==> flow/design.v <==
module vending_machine (
    input clk,
    input rst,
    input [1:0] in,
    input [1:0] select,
    output reg dispense,
    output reg [1:0] change
);
    parameter IDLE = 2'b00, WAIT = 2'b01, DISPENSE = 2'b10;
    reg [1:0] state, next_state;
    reg [5:0] balance;
    reg [5:0] price;
    always @(*) begin
        case (select)
            2'b01: price = 10;
            2'b10: price = 15;
            2'b11: price = 20;
            default: price = 0;
        endcase
    end
    always @(*) begin
        next_state = state;
        case (state)
            IDLE: if (in != 2'b00) next_state = WAIT;
            WAIT: if (balance >= price && price != 0) next_state = DISPENSE;
            DISPENSE: next_state = IDLE;
        endcase
    end
    always @(posedge clk or posedge rst) begin
        if (rst) begin
            state <= IDLE;
            balance <= 0;
            dispense <= 0;
            change <= 2'b00;
        end else begin
            state <= next_state;
            if (in == 2'b01)
                balance <= balance + 5;
            else if (in == 2'b10)
                balance <= balance + 10;
            if (next_state == DISPENSE) begin
                dispense <= 1;
                if (balance > price) begin
                    case (balance - price)
                        5: change <= 2'b01;
                        10: change <= 2'b10;
                        15: change <= 2'b11;
                        default: change <= 2'b00;
                    endcase
                end else begin
                    change <= 2'b00;
                end
                balance <= 0;
            end else begin
                dispense <= 0;
                change <= 2'b00;
            end
        end
    end
endmodule
---- Step by step through the tools: vending_machine ----
What the tools print for vending_machine, step after step.
Lines are those of the file above, counted from 1.
Library cell names are shortened.
Not given: --
design
  top module .............................. vending_machine
  clock ................................... clk
  standard-cell library ................... sky130hd
  timing corner ........................... tt_025C_1v80

---- Word level ----
Counts by Yosys on the flattened word-level netlist (proc, flatten, opt, wreduce; memories kept). Register bits leave out memories and registers merged into their read ports (data or address). Print and check cells are left out. Cells with the same type and inputs are merged into one.
storage and ports
  register bits ........................... 11
  bits of input ports ..................... 6
  cells after elaboration ................. 36
cells by class
  add/sub/neg operators ................... 3
  magnitude comparators ................... 2
  equality and inequality tests ........... 11
  multiplexer cells ....................... 11
  reductions and logical operators ........ 5
operators by type and width
  cell                                                               count
  32-bit by 4-bit == test with 1-bit output (second input constant)  2
  32-bit by 3-bit == test with 1-bit output (second input constant)  1
  6-bit 2-to-1 mux                                                   3
  5-bit case mux with 3-bit select                                   1
  2-bit case mux with 3-bit select                                   2
  2-bit == test (second input constant)                              5
  2-bit 2-to-1 mux                                                   4
  6-bit by 6-bit subtractor with 7-bit output                        1
  2-bit by 1-bit == test with 1-bit output (second input constant)   3
  6-bit by 3-bit adder with 6-bit output (second input constant)     1
  6-bit by 4-bit adder with 6-bit output (second input constant)     1
  6-bit >= comparator                                                1
  6-bit greater-than comparator                                      1
  6-bit nonzero test                                                 1
  3-bit nonzero test                                                 1
  2-bit zero test                                                    1
  2-bit nonzero test                                                 1
  1-bit logical AND                                                  1
  1-bit 2-to-1 mux                                                   1

---- Depth ----
Yosys ltp: most cells in a row. Word level: on the elaborated netlist, between registers, memories and ports. Mapped: between sequential cells and ports; inverters and the memories' decode and read muxes count.
depth
  depth in word-level cells ............... 8
  ABC_AREA ................................ 0
  mapped depth ............................ 10
  mapped depth without buffers ............ 10

---- Synthesis result ----
Yosys stat after the flow's synthesis: flattened, memories mapped to cells. It holds for the ABC_AREA given above (unset counts as 0); a run with the other value may have another netlist.
Totals and module areas in this step are rounded.
cells by type
  cell      count  area in all (um^2)
  dfrtp_1   11     275.264
  ha_1      13     162.656
  xnor2_1   7      61.309
  inv_1     12     45.043
  nand2_1   9      33.782
  a21o_1    4      30.029
  a21oi_1   6      30.029
  dfstp_2   1      26.275
  nor2_1    7      26.275
  nand2b_1  4      25.024
  o21ai_0   5      25.024
  fa_1      1      20.019
  nor4bb_2  1      16.266
  a311oi_2  1      15.014
  nor2b_1   2      12.512
  nor4_1    2      12.512
  buf_6     1      11.261
  mux2i_1   1      10.01
Other cell types: 12; their cells: 12.
mapped netlist
  standard cells after synthesis .......... 100
  mapped area ............................. 933 um^2
  area of sequential cells ................ 302 um^2
  flip-flops .............................. 12
  buffers ................................. 2

---- Timing after synthesis ----
Source: OpenSTA report_checks on the synthesized netlist (no wires, ideal clock, input and output delay 20% of the period each), path of least setup slack; recovery checks are left aside. Register names are those of the netlist, which keeps one name where synthesis merged equal registers.
timing path post-synthesis
  kind .................................... input -> register
  from .................................... input select[0]
  to ...................................... register change[1]
  period .................................. 2.26 ns
  external input delay .................... 0.452 ns
  setup time .............................. 0.101 ns
  time at the first pin ................... 0.452 ns
  arrival time ............................ 2.061 ns
  setup slack ............................. 0.098 ns
  path delay .............................. 1.710 ns
  stages on the path ...................... 10
  buffers on the path ..................... 0
  period reached after synthesis .......... 2.162 ns
"path delay" is the arrival time less input delay plus setup time.
"stages on the path" counts driving pins, that of a launching flip-flop among them; a cell with two outputs on the path counts twice.
"period reached after synthesis" is the clock period less the worst setup slack; recovery checks do not enter. This is arithmetic on one report: input and output delays are still those of the set period (20% each).
Between the ends stands the longest chain of elaborated cells between them, by number of cells; it is not shown to be the way that was timed. Of several equally long chains one is given.
Each line given opens the expression or statement behind the cell; cells for indexed reads and writes are added by Yosys, which also makes memories of some case tables.
A register here has more assigning lines than the two given.
on the way, post-synthesis
  cell sequence ........................... inv_1 ha_1 ha_1 inv_1 fa_1 a21o_1 a21oi_1 xor2_1 nand4b_1 nor4_1
  cells in the longest elaborated chain ... 8
  elaborated cells on any way between the ends .. 18
  RTL lines with such cells ............... 6
  those cells by class .................... add/sub (1); compare (2); eq/ne (7); mux (6); reduce/logical (2)
ends and longest elaborated chain, post-synthesis
  what                              line  RTL
  start, declared                   5     input [1:0] select,
  2-bit == test                     14    case (select)
  5-bit case mux with 3-bit select  14
  6-bit >= comparator               25    WAIT: if (balance >= price && price != 0) next_state = DISPENSE;
  1-bit logical AND                 25
  2-bit 2-to-1 mux                  25
  2-bit case mux with 3-bit select  23    case (state)
  2-bit == test                     41    if (next_state == DISPENSE) begin
  2-bit 2-to-1 mux                  41
  end, assigned                     45    5: change <= 2'b01;
  end, assigned                     46    10: change <= 2'b10;
  end, declared                     7     output reg [1:0] change

---- Path in the finished layout ----
Path of least setup slack in the final report of flow run 2 (OpenROAD, finished layout, wires in). Where an end is a register, its clock arrival counts in the times.
timing path after layout
  kind .................................... input -> register
  from .................................... input select[0]
  to ...................................... register change[0]
  period .................................. 3.43 ns
  external input delay .................... 0.69 ns
  setup time .............................. 0.10 ns
  time at the first pin ................... 0.69 ns
  arrival time ............................ 2.61 ns
  setup slack ............................. 0.97 ns
  stages on the path ...................... 11
  buffers on the path ..................... 1
Between the ends stands the longest chain of elaborated cells between them, by number of cells; it is not shown to be the way that was timed. Of several equally long chains one is given.
A register here has more assigning lines than the two given.
on the way, after layout
  cell sequence ........................... dlygate4sd2_1 inv_2 ha_1 ha_2 inv_1 fa_2 a21o_1 a21oi_2 xor2_1 nand4b_1 nor4_1
  cells in the longest elaborated chain ... 8
  elaborated cells on any way between the ends .. 18
  RTL lines with such cells ............... 6
  those cells by class .................... add/sub (1); compare (2); eq/ne (7); mux (6); reduce/logical (2)
ends and longest elaborated chain, after layout
  what                              line  RTL
  start, declared                   5     input [1:0] select,
  2-bit == test                     14    case (select)
  5-bit case mux with 3-bit select  14
  6-bit >= comparator               25    WAIT: if (balance >= price && price != 0) next_state = DISPENSE;
  1-bit logical AND                 25
  2-bit 2-to-1 mux                  25
  2-bit case mux with 3-bit select  23    case (state)
  2-bit == test                     41    if (next_state == DISPENSE) begin
  2-bit 2-to-1 mux                  41
  end, assigned                     45    5: change <= 2'b01;
  end, assigned                     46    10: change <= 2'b10;
  end, declared                     7     output reg [1:0] change

--- measured runs ---
Top module vending_machine; platform sky130hd; tools Yosys and OpenROAD; 2 stored runs in no particular order. Input and output delays are each 20% of the period that was set; the output load is 0.01 pF.
"critical setup path time" means the part of the period allowed to the worst setup path (the constraints hold back 20% at inputs and 20% at outputs) less its slack; where the path has registers, the arrival times of their clocks count too.
By "total power of the final layout" is meant OpenSTA's value without simulated activity: inputs other than the clock are taken to toggle once in ten clock periods, and the tool carries that through the logic.
The results are shown rounded.

---- flow run 1 ----
settings
  period_ns = 2.42
  CORE_UTILIZATION = 58
  SETUP_SLACK_MARGIN = 0.2
  HOLD_SLACK_MARGIN = -0.07
  CELL_PAD_IN_SITES_GLOBAL_PLACEMENT = 3
  CELL_PAD_IN_SITES_DETAIL_PLACEMENT = 1
  ABC_AREA = 0
  GPL_ROUTABILITY_DRIVEN = 0
  SLEW_MARGIN = 30
  CAP_MARGIN = 20
  CORE_MARGIN = 2
results
  no final report: placement broke off with GPL-0301

---- flow run 2 ----
settings
  period_ns = 3.43
  CORE_UTILIZATION = 15
  SETUP_SLACK_MARGIN = 0.86
  PLACE_DENSITY = 0.77
  CELL_PAD_IN_SITES_GLOBAL_PLACEMENT = 0
  TNS_END_PERCENT = 85
  CTS_CLUSTER_SIZE = 37
  SLEW_MARGIN = 15
  MIN_ROUTING_LAYER = met2
  MAX_ROUTING_LAYER = met4
  CAP_MARGIN = 20
  CORE_MARGIN = 2
results
  total power of the final layout ......... 954 µW
  final setup TNS ......................... 0.000 ns
  critical setup path time ................ 1.77 ns
  worst setup path type ................... input -> register
  die area ................................ 6,870 um^2
  worst setup slack after layout .......... 0.971 ns
  utilization after layout ................ 0.207
  cell area after synthesis ............... 933 um^2
  std-cell area (final layout) ............ 1,230 um^2
--- end ---
